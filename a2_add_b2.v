==> flow/design.v <==
module a2_add_b2(
	input 				clk 	,
	input 				rst_n	,
	input 		[7:0]	a		,  
	input 		[7:0]	b		,  
	input 				i_vld	,
	output				o_vld	,
	output		[7:0]	sqrt	,
	output		[15:0]  remain
);
	reg [7:0] a_tmp;
	reg [7:0] b_tmp;
	wire [7:0] ua;
	wire [7:0] ub;
	wire [6:0] f_a;
	wire [6:0] f_b;
	reg [14:0] a_tmp_2;  
	reg [14:0] b_tmp_2;  
	wire [15:0] add;
	reg vld_d0;
	reg sqrt_en;
	assign ua = {1'b0,a_tmp[6:0]};
	assign ub = {1'b0,b_tmp[6:0]};
	assign f_a = ~(a_tmp[6:0])+1'b1;
	assign f_b = ~(b_tmp[6:0])+1'b1;
	always@(posedge clk or negedge rst_n) begin  
		if(~rst_n) begin
			a_tmp <= 'd0;
			b_tmp <= 'd0;
		end
		else if(i_vld) begin
			a_tmp <= a;
			b_tmp <= b;
		end	
	end
	always@(posedge clk or negedge rst_n) begin  
		if(~rst_n) begin
			a_tmp_2 <= 'd0;
			b_tmp_2 <= 'd0;
		end
		else begin  
			if(a_tmp == 8'b10000000 )
				a_tmp_2 <= ({1'b1,f_a}) * ({1'b1,f_a});
			else if(b_tmp[7] == 1)
				a_tmp_2 <= (f_a) * (f_a);
			else
				a_tmp_2 <= ua * ua;
			if(b_tmp == 8'b10000000 )
				b_tmp_2 <= ({1'b1,f_b}) * ({1'b1,f_b});
			else if(b_tmp[7] == 1)
				b_tmp_2 <= (f_b) * (f_b);
			else
				b_tmp_2 <= ub * ub;
		end	
	end
	always@(posedge clk or negedge rst_n) begin  
		if(~rst_n) begin
			vld_d0 <= 1'b0;
			sqrt_en <= 1'b0;
		end
		else begin
			vld_d0 <= i_vld;
			sqrt_en <= vld_d0;
		end		
	end
	assign add = a_tmp_2 + b_tmp_2;
	sqrt u_sqrt(
	.clk			(clk		),
	.rst_n			(rst_n		),
	.sqrt_en		(sqrt_en	),  
	.din			(add		),  
	.valid			(o_vld		),
	.sqrt_out		(sqrt	),
	.remain_out     (remain )
);
endmodule
module sqrt(
	input				clk			,
	input				rst_n		,
	input 				sqrt_en		,  
	input   	[15:0]	din			,  
	output	reg 		valid		,
	output 	reg [7:0]  	sqrt_out	,
	output  reg [15:0]  remain_out
);
reg [3:0] state;
reg [15:0] remain_tmp;
reg [7:0] sqrt_tmp;
always@(posedge clk or negedge rst_n) begin
	if(~rst_n) begin
		state <= 'd0;
		sqrt_tmp <= 'd0;
		remain_tmp <= 'd0;
	end
	else if(sqrt_en) begin
		remain_tmp <= din;
		state <= 1'b1;
		sqrt_tmp <= 'd0;
	end
	else begin
		case(state)
			1 : begin 
				if(remain_tmp[15:14] >= 2'b01) begin  
					sqrt_tmp <= {sqrt_tmp[6:0],1'b1};
					remain_tmp <= remain_tmp - {2'b01,14'h0};
				end
				else begin
					sqrt_tmp <= {sqrt_tmp[6:0],1'b0};
					remain_tmp <= remain_tmp;
				end
				state <= state + 1'b1;
			end
			2 : begin 
				if(remain_tmp[15:12] >= {sqrt_tmp[0],2'b01}) begin  
					sqrt_tmp <= {sqrt_tmp[6:0],1'b1};
					remain_tmp <= remain_tmp - {sqrt_tmp[0],2'b01,12'h0};
				end
				else begin
					sqrt_tmp <= {sqrt_tmp[6:0],1'b0};
					remain_tmp <= remain_tmp;
				end
				state <= state + 1'b1;
			end
			3 : begin 
				if(remain_tmp[15:10] >= {sqrt_tmp[1:0],2'b01}) begin 
					sqrt_tmp <= {sqrt_tmp[6:0],1'b1};
					remain_tmp <= remain_tmp - {sqrt_tmp[1:0],2'b01,10'h0};
				end
				else begin
					sqrt_tmp <= {sqrt_tmp[6:0],1'b0};
					remain_tmp <= remain_tmp;
				end
				state <= state + 1'b1;
			end
			4 : begin 
				if(remain_tmp[15:8] >= {sqrt_tmp[2:0],2'b01}) begin 
					sqrt_tmp <= {sqrt_tmp[6:0],1'b1};
					remain_tmp <= remain_tmp - {sqrt_tmp[2:0],2'b01,8'h0};
				end
				else begin
					sqrt_tmp <= {sqrt_tmp[6:0],1'b0};
					remain_tmp <= remain_tmp;
				end
				state <= state + 1'b1;
			end
			5 : begin 
				if(remain_tmp[15:6] >= {sqrt_tmp[3:0],2'b01}) begin 
					sqrt_tmp <= {sqrt_tmp[6:0],1'b1};
					remain_tmp <= remain_tmp - {sqrt_tmp[3:0],2'b01,6'h0};
				end
				else begin
					sqrt_tmp <= {sqrt_tmp[6:0],1'b0};
					remain_tmp <= remain_tmp;
				end
				state <= state + 1'b1;
			end
			6 : begin 
				if(remain_tmp[15:4] >= {sqrt_tmp[4:0],2'b01}) begin 
					sqrt_tmp <= {sqrt_tmp[6:0],1'b1};
					remain_tmp <= remain_tmp - {sqrt_tmp[4:0],2'b01,4'h0};
				end
				else begin
					sqrt_tmp <= {sqrt_tmp[6:0],1'b0};
					remain_tmp <= remain_tmp;
				end
				state <= state + 1'b1;
			end
			7 : begin 
				if(remain_tmp[15:2] >= {sqrt_tmp[5:0],2'b01}) begin 
					sqrt_tmp <= {sqrt_tmp[6:0],1'b1};
					remain_tmp <= remain_tmp - {sqrt_tmp[5:0],2'b01,2'h0};
				end
				else begin
					sqrt_tmp <= {sqrt_tmp[6:0],1'b0};
					remain_tmp <= remain_tmp;
				end
				state <= state + 1'b1;
			end
			8: begin 
				if(remain_tmp[15:0] >= {sqrt_tmp[6:0],2'b01}) begin 
					sqrt_tmp <= {sqrt_tmp[6:0],1'b1};
					remain_tmp <= remain_tmp - {sqrt_tmp[6:0],2'b01};
				end
				else begin
					sqrt_tmp <= {sqrt_tmp[6:0],1'b0};
					remain_tmp <= remain_tmp;
				end
				state <= state + 1;
			end
			9: state <= 'd0;
		endcase
	end
end
always@(posedge clk or negedge rst_n) begin
	if(~rst_n) begin
		valid <= 1'b0;
		sqrt_out <= 'd0;
		remain_out <= 'd0;
	end
	else if(state == 'd9) begin
		valid <= 1'b1;
		sqrt_out <= sqrt_tmp;
		remain_out <= remain_tmp;
	end
	else begin
		valid <= 1'b0;
		sqrt_out <= 'd0;
		remain_out <= 'd0;
	end
end
endmodule
=== Tool chain data of a2_add_b2 ===
The steps from the RTL of a2_add_b2 to its reports follow in flow order.
Lines are those of the file above, counted from 1.
Operators carry their Yosys type and port widths (W data, S select, Z words).
The mark n/a stands for no value.

* Design top: a2_add_b2
* Clock port: clk
* Standard-cell library: sky130hd
* Library corner: tt_025C_1v80

=== Word-level counts ===
Yosys after proc, flatten, opt, wreduce and memory -nomap, before mapping. Memory bits, and registers merged into a memory's read port (data or address), are not among the register bits. Print and check cells are not counted.

* Word-level cells: 93
* Bits of input ports: 19
* Output and inout bits: 25
* Bits in registers: 101

* Bitwise operators: 2
* $lt $le $gt $ge: 8
* Mux-type cells: 29
* Add/sub/neg operators: 13
* $mul: 6
* Eq/ne operators: 19
* Reductions and logical operators: 4

{| class="wikitable"
|+ Operator list
! cell !! number
|-
| $mul A7 B7 Y14 || 4
|-
| $mul A8 B8 Y15 || 2
|-
| $mux W16 || 10
|-
| $pmux W16 S8 || 1
|-
| $pmux W8 S8 || 1
|-
| $mux W15 || 2
|-
| $mux W14 || 2
|-
| $ne A3 B2 Y1 const B || 8
|-
| $add A15 B15 Y16 || 1
|-
| $sub A16 B10 Y16 || 1
|-
| $sub A16 B11 Y16 || 1
|-
| $sub A16 B12 Y16 || 1
|-
| $sub A16 B13 Y16 || 1
|-
| $sub A16 B14 Y16 || 1
|-
| $sub A16 B15 Y16 || 1
|-
| $sub A16 B15 Y16 const B || 1
|-
| $sub A16 B9 Y16 || 1
|-
| $ge A16 B9 Y1 || 1
|-
| $eq A4 B3 Y1 const B || 4
|-
| $eq A8 B8 Y1 const B || 2
|-
| $mux W8 || 2
|-
| $ge A14 B8 Y1 || 1
|-
| $add A7 B1 Y7 const B || 2
|-
| $not A7 Y7 || 2
|-
| $ge A12 B7 Y1 || 1
|-
| $pmux W4 S3 || 1
|-
| $ge A10 B6 Y1 || 1
|-
| $reduce_and A9 Y1 || 1
|}

Not listed: further kinds 13, cells in them 24.

=== Depth ===
Longest topological path by Yosys (ltp), each cell counted once; first at word level (registers and memories cut), then after technology mapping (sequential cells cut; the memories' decode and read muxes count).

* Depth in word-level cells: 5
* ABC_AREA: 0
* Mapped depth: 25
* Mapped depth without buffers: 23

=== Mapped cells and area ===
Source: synth_stat.txt of the flow (Yosys; design flattened, memories mapped). It holds for the ABC_AREA given above (unset counts as 0); a run with the other value may have another netlist.

{| class="wikitable"
|+ Cells by type
! cell !! number !! total area (um^2)
|-
| sky130_fd_sc_hd__ha_1 || 213 || 2.67E+03
|-
| sky130_fd_sc_hd__dfrtp_1 || 99 || 2.48E+03
|-
| sky130_fd_sc_hd__fa_1 || 97 || 1.94E+03
|-
| sky130_fd_sc_hd__inv_1 || 211 || 792.01
|-
| sky130_fd_sc_hd__xnor2_1 || 77 || 674.397
|-
| sky130_fd_sc_hd__a21oi_1 || 102 || 510.49
|-
| sky130_fd_sc_hd__nor2_1 || 129 || 484.214
|-
| sky130_fd_sc_hd__nand2_1 || 120 || 450.432
|-
| sky130_fd_sc_hd__xor2_1 || 51 || 446.678
|-
| sky130_fd_sc_hd__and2_1 || 57 || 356.592
|-
| sky130_fd_sc_hd__o21ai_0 || 61 || 305.293
|-
| sky130_fd_sc_hd__nor3_1 || 39 || 195.187
|-
| sky130_fd_sc_hd__clkbuf_1 || 48 || 180.173
|-
| sky130_fd_sc_hd__mux2_2 || 15 || 168.912
|-
| sky130_fd_sc_hd__a21o_1 || 22 || 165.158
|-
| sky130_fd_sc_hd__nand2b_1 || 26 || 162.656
|-
| sky130_fd_sc_hd__o21a_1 || 20 || 150.144
|-
| sky130_fd_sc_hd__a211oi_1 || 18 || 135.13
|}

Not listed: further types 62, cells in them 297.

* Sequential area: 2477.4 um^2
* Chip area (Yosys): 14437.6 um^2
* Flip-flop cells: 99
* Buffer cells: 60
* Mapped cells: 1702

By module: a second synthesis without flattening, with its own total; a netlist apart from the flattened one above.

* Cell total of the unflattened synthesis: 1780
* Area total of the unflattened synthesis: 15040.7 um^2

Each row is one instance without its submodules.

{| class="wikitable"
|+ Modules
! module !! cells !! sequential area (um^2) !! times used !! area (um^2)
|-
| a2_add_b2 || 1173 || 1151.1 || 1 || 10097.2
|-
| sqrt || 607 || 1326.3 || 1 || 4943.5
|}

=== Worst setup path after synthesis ===
OpenSTA on the mapped netlist: ideal clock, no wires. The path of least setup slack (recovery checks aside). Input and output delay are each 20% of the period. Register names are those of the netlist, which keeps one name where synthesis merged equal registers.

* Kind: reg2reg
* Start: reg b_tmp[2]
* End: reg b_tmp_2[13]
* Path slack: 34 ps
* Data arrival time: 5795 ps
* Launch time at the first pin: 0 ps
* Setup time: 121 ps
* Buffers on the path: 1
* Clock period: 5950 ps
* Stages: 23
* Required time: 5829 ps
* Delay of the path: 5916 ps
* Synthesis period reached: 5916 ps

"delay of the path" is the arrival time less input delay plus setup time.
"stages": output pins that drive a net of the path, with the launching flip-flop's if there is one; two outputs of one cell count as two.
"synthesis period reached" = period - worst setup slack (recovery checks aside). The figure is calculated, with input and output delays left at 20% of the set period.
Between the ends stands the longest chain of elaborated cells between them, by number of cells; it is not shown to be the way that was timed. Of several equally long chains one is given.
Each line given opens the expression or statement behind the cell; cells for indexed reads and writes are added by Yosys, which also makes memories of some case tables.
At most two assigning lines are given for a register; there are more.

* Cells stage by stage: sky130_fd_sc_hd__dfrtp_1 sky130_fd_sc_hd__clkbuf_1 sky130_fd_sc_hd__nor3_1 sky130_fd_sc_hd__nor3b_1 sky130_fd_sc_hd__xnor2_1 sky130_fd_sc_hd__clkinv_1 sky130_fd_sc_hd__nor2_1 sky130_fd_sc_hd__inv_1 sky130_fd_sc_hd__fa_1 sky130_fd_sc_hd__fa_1 sky130_fd_sc_hd__inv_1 sky130_fd_sc_hd__fa_1 sky130_fd_sc_hd__inv_1 sky130_fd_sc_hd__fa_1 sky130_fd_sc_hd__inv_1 sky130_fd_sc_hd__ha_1 sky130_fd_sc_hd__and3_1 sky130_fd_sc_hd__a21boi_1 sky130_fd_sc_hd__o31a_1 sky130_fd_sc_hd__o41ai_1 sky130_fd_sc_hd__xor2_1 sky130_fd_sc_hd__nor2_1 sky130_fd_sc_hd__o22a_1
* Length of the longest elaborated chain: 5
* Elaborated cells on any way between the ends: 8
* RTL lines with such cells: 6
* Those cells by class: add/sub: 1; mul: 3; eq/ne: 1; mux: 2; logic: 1

{| class="wikitable"
|+ RTL lines, path post-synthesis
! item !! RTL line !! RTL
|-
| start, declared || 12 || <nowiki>reg [7:0] b_tmp;</nowiki>
|-
| start, assigned || 29 || <nowiki>b_tmp <= 'd0;</nowiki>
|-
| start, assigned || 33 || <nowiki>b_tmp <= b;</nowiki>
|-
| $not A7 Y7 || 25 || <nowiki>assign f_b = ~(b_tmp[6:0])+1'b1;</nowiki>
|-
| $add A7 B1 Y7 || 25 ||
|-
| $mul A7 B7 Y14 || 51 || <nowiki>b_tmp_2 <= (f_b) * (f_b);</nowiki>
|-
| $mux W14 || 50 || <nowiki>else if(b_tmp[7] == 1)</nowiki>
|-
| $mux W15 || 48 || <nowiki>if(b_tmp == 8'b10000000 )</nowiki>
|-
| end, assigned || 49 || <nowiki>b_tmp_2 <= ({1'b1,f_b}) * ({1'b1,f_b});</nowiki>
|-
| end, assigned || 51 ||
|-
| end, declared || 18 || <nowiki>reg [14:0] b_tmp_2;</nowiki>
|}

=== Timing after layout ===
Path of least setup slack in the final report of run A (OpenROAD, finished layout, wires in). Where an end is a register, its clock arrival counts in the times.
The path's times are printed in steps of 10 ps; the period is the one set.

* Kind: reg2reg
* Start: reg a_tmp[0]
* End: reg a_tmp_2[13]
* Buffers on the path: 0
* Clock period: 11000 ps
* Required time: 11290 ps
* Launch time at the first pin: 380 ps
* Data arrival time: 7070 ps
* Stages: 24
* Path slack: 4220 ps
* Setup time: 100 ps

Between the ends stands the longest chain of elaborated cells between them, by number of cells; it is not shown to be the way that was timed. Of several equally long chains one is given.
At most two assigning lines are given for a register; there are more.

* Cells stage by stage: sky130_fd_sc_hd__dfrtp_1 sky130_fd_sc_hd__inv_1 sky130_fd_sc_hd__ha_1 sky130_fd_sc_hd__nand2_1 sky130_fd_sc_hd__xor2_1 sky130_fd_sc_hd__inv_1 sky130_fd_sc_hd__nor2_1 sky130_fd_sc_hd__inv_1 sky130_fd_sc_hd__fa_1 sky130_fd_sc_hd__fa_1 sky130_fd_sc_hd__inv_1 sky130_fd_sc_hd__ha_1 sky130_fd_sc_hd__inv_1 sky130_fd_sc_hd__fa_1 sky130_fd_sc_hd__inv_1 sky130_fd_sc_hd__ha_1 sky130_fd_sc_hd__a21o_1 sky130_fd_sc_hd__a21oi_1 sky130_fd_sc_hd__o21ai_0 sky130_fd_sc_hd__o41ai_1 sky130_fd_sc_hd__o21ai_0 sky130_fd_sc_hd__xor2_1 sky130_fd_sc_hd__o22ai_1 sky130_fd_sc_hd__a311oi_1
* Length of the longest elaborated chain: 5
* Elaborated cells on any way between the ends: 8
* RTL lines with such cells: 6
* Those cells by class: add/sub: 1; mul: 3; eq/ne: 1; mux: 2; logic: 1

{| class="wikitable"
|+ RTL lines, path post-layout
! item !! RTL line !! RTL
|-
| start, declared || 11 || <nowiki>reg [7:0] a_tmp;</nowiki>
|-
| start, assigned || 28 || <nowiki>a_tmp <= 'd0;</nowiki>
|-
| start, assigned || 32 || <nowiki>a_tmp <= a;</nowiki>
|-
| $not A7 Y7 || 24 || <nowiki>assign f_a = ~(a_tmp[6:0])+1'b1;</nowiki>
|-
| $add A7 B1 Y7 || 24 ||
|-
| $mul A7 B7 Y14 || 45 || <nowiki>a_tmp_2 <= (f_a) * (f_a);</nowiki>
|-
| $mux W14 || 44 || <nowiki>else if(b_tmp[7] == 1)</nowiki>
|-
| $mux W15 || 42 || <nowiki>if(a_tmp == 8'b10000000 )</nowiki>
|-
| end, assigned || 43 || <nowiki>a_tmp_2 <= ({1'b1,f_a}) * ({1'b1,f_a});</nowiki>
|-
| end, assigned || 45 ||
|-
| end, declared || 17 || <nowiki>reg [14:0] a_tmp_2;</nowiki>
|}

Ticket comment

a2_add_b2 through Yosys and OpenROAD on sky130hd: 2 stored runs, unordered, with their settings and measured results. The constraints put input and output delay at 20% of the set period each and load the outputs with 0.01 pF.
By "reached clock period" is meant the clock period of the run minus its worst setup slack. This is arithmetic on one report: input and output delays are still those of the set period (20% each).
"worst setup path time" is the time allowed to the run's worst setup path (the clock period less input and output delay, where it has them) less its slack. Clock arrival times count: a late capture clock shortens it, a late launch clock lengthens it.
"power consumption" is the tool's figure for a default switching activity; nothing was simulated.
"worst setup path time" is known to 10 ps.

=== Run A ===
{| class="wikitable"
! Setting !! Value
|-
| period_ns || 11.0
|-
| CORE_UTILIZATION || 47
|-
| SETUP_SLACK_MARGIN || 2.44
|-
| CELL_PAD_IN_SITES_GLOBAL_PLACEMENT || 0
|-
| CTS_CLUSTER_SIZE || 100
|-
| SLEW_MARGIN || 20
|-
| MIN_ROUTING_LAYER || met1
|-
| CAP_MARGIN || 20
|-
| CORE_MARGIN || 2
|-
! Result !! Value
|-
| Worst-case hold slack || 358 ps
|-
| Worst setup slack after layout || 4219 ps
|-
| Power consumption || 4914 uW
|-
| Worst setup path time || 6780 ps
|-
| Critical path kind || reg2reg
|-
| Die outline area || 32135.9 um^2
|-
| Reached clock period || 6781 ps
|-
| Area of the synthesized netlist || 14437.6 um^2
|-
| Standard-cell area after routing || 15501.1 um^2
|-
| Utilization || 50.9%
|-
| Sum of negative setup slack || 0 ps
|}

=== Run B ===
{| class="wikitable"
! Setting !! Value
|-
| period_ns || 11.0
|-
| CORE_UTILIZATION || 52
|-
| PLACE_DENSITY || 0.53
|-
| HOLD_SLACK_MARGIN || -0.1
|-
| CORE_ASPECT_RATIO || 1.11
|-
| CORE_MARGIN || 6
|-
| CELL_PAD_IN_SITES_DETAIL_PLACEMENT || 0
|-
| TNS_END_PERCENT || 5
|-
| CTS_CLUSTER_SIZE || 45
|-
| CAP_MARGIN || 30
|-
| SLEW_MARGIN || 30
|-
! Result !! Value
|-
| Area of the synthesized netlist || 14437.6 um^2
|-
| Worst setup slack after layout || 4352 ps
|-
| Worst-case hold slack || 359 ps
|-
| Sum of negative setup slack || 0 ps
|-
| Die outline area || 31912.6 um^2
|-
| Utilization || 57.3%
|-
| Standard-cell area after routing || 15456.1 um^2
|-
| Power consumption || 4855 uW
|-
| Worst setup path time || 6650 ps
|-
| Critical path kind || reg2reg
|-
| Reached clock period || 6648 ps
|}
